==> flow/design.v <==
module uart_receiver_fpga_program(
    input wire clk,
    input wire rx,
    output reg [7:0] data_out,
    output reg valid,
    output reg programming_done
);
    parameter BAUD_RATE = 115200;
    parameter CLOCK_FREQ = 100000000;  
    parameter EXPECTED_BITSTREAM_SIZE = 100000;  
    reg [15:0] baud_counter;
    reg [7:0] bit_index;
    reg receiving;
    reg [7:0] rx_shift_reg;
    reg [15:0] byte_counter;
    initial begin
        baud_counter = 0;
        bit_index = 0;
        receiving = 0;
        rx_shift_reg = 0;
        data_out = 0;
        valid = 0;
        programming_done = 0;
        byte_counter = 0;
    end
    always @(posedge clk) begin
        if (!receiving) begin
            if (!rx) begin
                receiving <= 1;
                baud_counter <= (CLOCK_FREQ / BAUD_RATE) / 2; 
            end
        end else begin
            baud_counter <= baud_counter - 1;
            if (baud_counter == 0) begin
                baud_counter <= CLOCK_FREQ / BAUD_RATE;
                if (bit_index < 8) begin
                    rx_shift_reg[bit_index] <= rx;
                    bit_index <= bit_index + 1;
                end else if (bit_index == 8) begin
                    data_out <= rx_shift_reg;
                    valid <= 1;
                    receiving <= 0;
                    bit_index <= 0;
                    byte_counter <= byte_counter + 1;
                end
            end
        end
        if (byte_counter == EXPECTED_BITSTREAM_SIZE) begin
            programming_done <= 1;
        end
    end
endmodule
Tool chain data of uart_receiver_fpga_program. The steps from the RTL of uart_receiver_fpga_program to its reports follow in flow order. Lines are those of the file above, counted from 1. Operators: Yosys type, input widths -> output width; for muxes data width and select width s. Library cell names are shortened. A cell with - has no value.

Top module: uart_receiver_fpga_program. Clock: clk. Cell library: sky130hd. Library corner: tt_025C_1v80.

Elaborated design. Counts by Yosys on the flattened word-level netlist (proc, flatten, opt, wreduce; memories kept). Register bits leave out memories and registers merged into their read ports (data or address). Print and check cells are left out. Cells with the same type and inputs are merged into one.

Register bits: 42. For latch bits the number is 0. The figure for bits in writable memories is 0. Under memory bits (read-only) stands 0. The figure for word width x clocked read ports is 0. Under memory cells stands 0. The figure for output and inout bits is 10. The figure for elaborated cells is 33.

The figure for add/subtract/negate cells is 3. The figure for multiply operators is 0. Divide/modulo/power cells: 0. Under magnitude comparators stands 1. For equal/unequal tests the number is 2. The entry for shift operators reads 2. Under mux-type cells stands 10. Under bitwise logic cells stands 4. Reductions and logical operators: 5.

Operators by type and width (count): $mux 16 (3); $sub 16x1->16 const B (1); $logic_not 16->1 (1); $mux 8 (2); $shift 1x9->8 (1); $shift 1x9->8 const A (1); $neg 8->9 (1); $add 8x1->8 const B (1); $lt 8x4->1 const B (1); $eq 8x4->1 const B (1); $and 8x8->8 (1); $or 8x8->8 (1); $not 8->8 (1); $reduce_and 3->1 (2); $mux 1 (5); $reduce_and 4->1 (1); $ne 2x1->1 const B (1); $reduce_bool 2->1 (1); $not 1->1 (1).

Logic depth. Yosys ltp: most cells in a row. Word level: on the elaborated netlist, between registers, memories and ports. Mapped: between sequential cells and ports; inverters and the memories' decode and read muxes count.

For depth in word-level cells the number is 5. For ABC_AREA the number is 0. The entry for gate-level depth with buffers reads 8. The figure for gate-level depth less buffers is 7.

Netlist. Yosys stat after the flow's synthesis: flattened, memories mapped to cells. It holds for the ABC_AREA given above (unset counts as 0); a run with the other value may have another netlist.

Cell types: edfxtp_1 (count 41, area in all 1.23E+03 sq um); nor2_1 (count 25, area in all 93.84 sq um); mux2_2 (count 8, area in all 90.086 sq um); xor2_1 (count 10, area in all 87.584 sq um); xnor2_1 (count 8, area in all 70.067 sq um); ha_1 (count 4, area in all 50.048 sq um); nand2b_1 (count 7, area in all 43.792 sq um); nand4_1 (count 6, area in all 37.536 sq um); nand2_1 (count 9, area in all 33.782 sq um); nor4_1 (count 4, area in all 25.024 sq um); buf_4 (count 3, area in all 22.522 sq um); inv_1 (count 6, area in all 22.522 sq um); and4b_1 (count 2, area in all 20.019 sq um); dfxtp_1 (count 1, area in all 20.019 sq um); nand3_1 (count 4, area in all 20.019 sq um); nor3_1 (count 4, area in all 20.019 sq um); o21ai_0 (count 4, area in all 20.019 sq um); and4_1 (count 2, area in all 17.517 sq um).

Other cell types: 18; their cells: 26.

The entry for cell count reads 174. For synthesis area the number is 0.0021195 sq mm. The figure for sequential part of the area is 0.0012512 sq mm. The entry for mapped flip-flops reads 42. For buffers the number is 6.

Worst setup path after synthesis. OpenSTA on the mapped netlist: ideal clock, no wires. The path of least setup slack (recovery checks aside). Input and output delay are each 20% of the period. Register names are those of the netlist, which keeps one name where synthesis merged equal registers.

Path kind: reg-to-reg. Start point: reg baud_counter[5]. End point: reg bit_index[0]. Period: 4.94 ns. For data arrival time the number is 2.104 ns. Required time: 4.565 ns. For slack the number is 2.461 ns. Under path delay stands 2.479 ns. Under driving pins on the path stands 7. The entry for buffers on the path reads 1. Under synthesis period reached stands 2.479 ns.

"path delay" is the arrival time less input delay plus setup time. "driving pins on the path" counts driving pins, that of a launching flip-flop among them; a cell with two outputs on the path counts twice. "synthesis period reached" = period - worst setup slack (recovery checks aside). The figure is calculated, with input and output delays left at 20% of the set period. Between the ends stands the longest chain of elaborated cells between them, by number of cells; it is not shown to be the way that was timed. Of several equally long chains one is given. A line is the first line of the expression or statement that the cell stems from. Yosys adds cells for indexed reads and writes and turns some case tables into memories. A register here has more assigning lines than the two given.

Cells stage by stage: edfxtp_1 > or4_4 > nor3_4 > and4_1 > buf_4 > and3_1 > a21boi_1. For length of the longest elaborated chain the number is 2.

RTL lines, path after synthesis: start: declaration (RTL line 11) `reg [15:0] baud_counter;`; start: assignment (RTL line 30) `baud_counter <= (CLOCK_FREQ / BAUD_RATE) / 2;`; start: assignment (RTL line 33) `baud_counter <= baud_counter - 1;`; $logic_not 16->1 (RTL line 34) `if (baud_counter == 0) begin`; $reduce_and 3->1; end: assignment (RTL line 38) `bit_index <= bit_index + 1;`; end: assignment (RTL line 43) `bit_index <= 0;`; end: declaration (RTL line 12) `reg [7:0] bit_index;`.

Worst path after layout. Path of least setup slack in the final report of run A (OpenROAD, finished layout, wires in). Where an end is a register, its clock arrival counts in the times.

Path kind: reg-to-reg. Start point: reg baud_counter[3]. End point: reg bit_index[3]. Period: 4.35 ns. For data arrival time the number is 2.68 ns. Required time: 4.27 ns. For slack the number is 1.60 ns. Under driving pins on the path stands 6. The entry for buffers on the path reads 0.

Between the ends stands the longest chain of elaborated cells between them, by number of cells; it is not shown to be the way that was timed. Of several equally long chains one is given. A register here has more assigning lines than the two given.

Cells stage by stage: edfxtp_1 > or4_4 > nor3_4 > and4_1 > and3_1 > a21boi_1. For length of the longest elaborated chain the number is 2.

RTL lines, path post-layout: start: declaration (RTL line 11) `reg [15:0] baud_counter;`; start: assignment (RTL line 30) `baud_counter <= (CLOCK_FREQ / BAUD_RATE) / 2;`; start: assignment (RTL line 33) `baud_counter <= baud_counter - 1;`; $logic_not 16->1 (RTL line 34) `if (baud_counter == 0) begin`; $reduce_and 3->1; end: assignment (RTL line 38) `bit_index <= bit_index + 1;`; end: assignment (RTL line 43) `bit_index <= 0;`; end: declaration (RTL line 12) `reg [7:0] bit_index;`.

Memo
Re: implementation data of uart_receiver_fpga_program

Stored flow runs of uart_receiver_fpga_program (2 of them; Yosys, OpenROAD, sky130hd). They differ in their settings and are not a sequence. Constraints: input delay and output delay 20% of the set period each, output load 0.01 pF. By "worst path time" is meant the share of the clock period that the worst setup path is allowed (20% is reserved at inputs, 20% at outputs), minus its slack. Clock arrival times at its registers enter into it. "power": no workload was simulated; the value follows from the tool's default switching activity.

Run A has these settings: period_ns 4.35; CORE_UTILIZATION 46; SETUP_SLACK_MARGIN 0.71; PLACE_DENSITY_LB_ADDON 0.21; CORE_ASPECT_RATIO 0.66; CELL_PAD_IN_SITES_GLOBAL_PLACEMENT 1; TNS_END_PERCENT 15; GPL_ROUTABILITY_DRIVEN 1; CAP_MARGIN 20; MAX_ROUTING_LAYER met5; CORE_MARGIN 2; SLEW_MARGIN 20. The measured standard-cell area after layout is 0.0023573 sq mm. The power comes to 966.5 µW. The utilization stands at 0.523. The measured worst path time is 2.75 ns. Worst setup path kind: reg-to-reg. The synthesized cell area comes to 0.0021195 sq mm. For the worst setup slack after layout the run shows 1.595 ns. For the die size the run shows 0.0051784 sq mm.

Run B has these settings: period_ns 2.5; SETUP_SLACK_MARGIN -0.21; CAP_MARGIN 20; CORE_MARGIN 2; CORE_UTILIZATION 40; SLEW_MARGIN 20. The measured standard-cell area after layout is 0.0025012 sq mm. The power comes to 1,880 µW. The utilization stands at 0.49. The measured worst path time is 2.33 ns. Worst setup path kind: reg-to-reg. The synthesized cell area comes to 0.0021195 sq mm. For the worst setup slack after layout the run shows 0.171 ns. For the die size the run shows 0.0058975 sq mm.
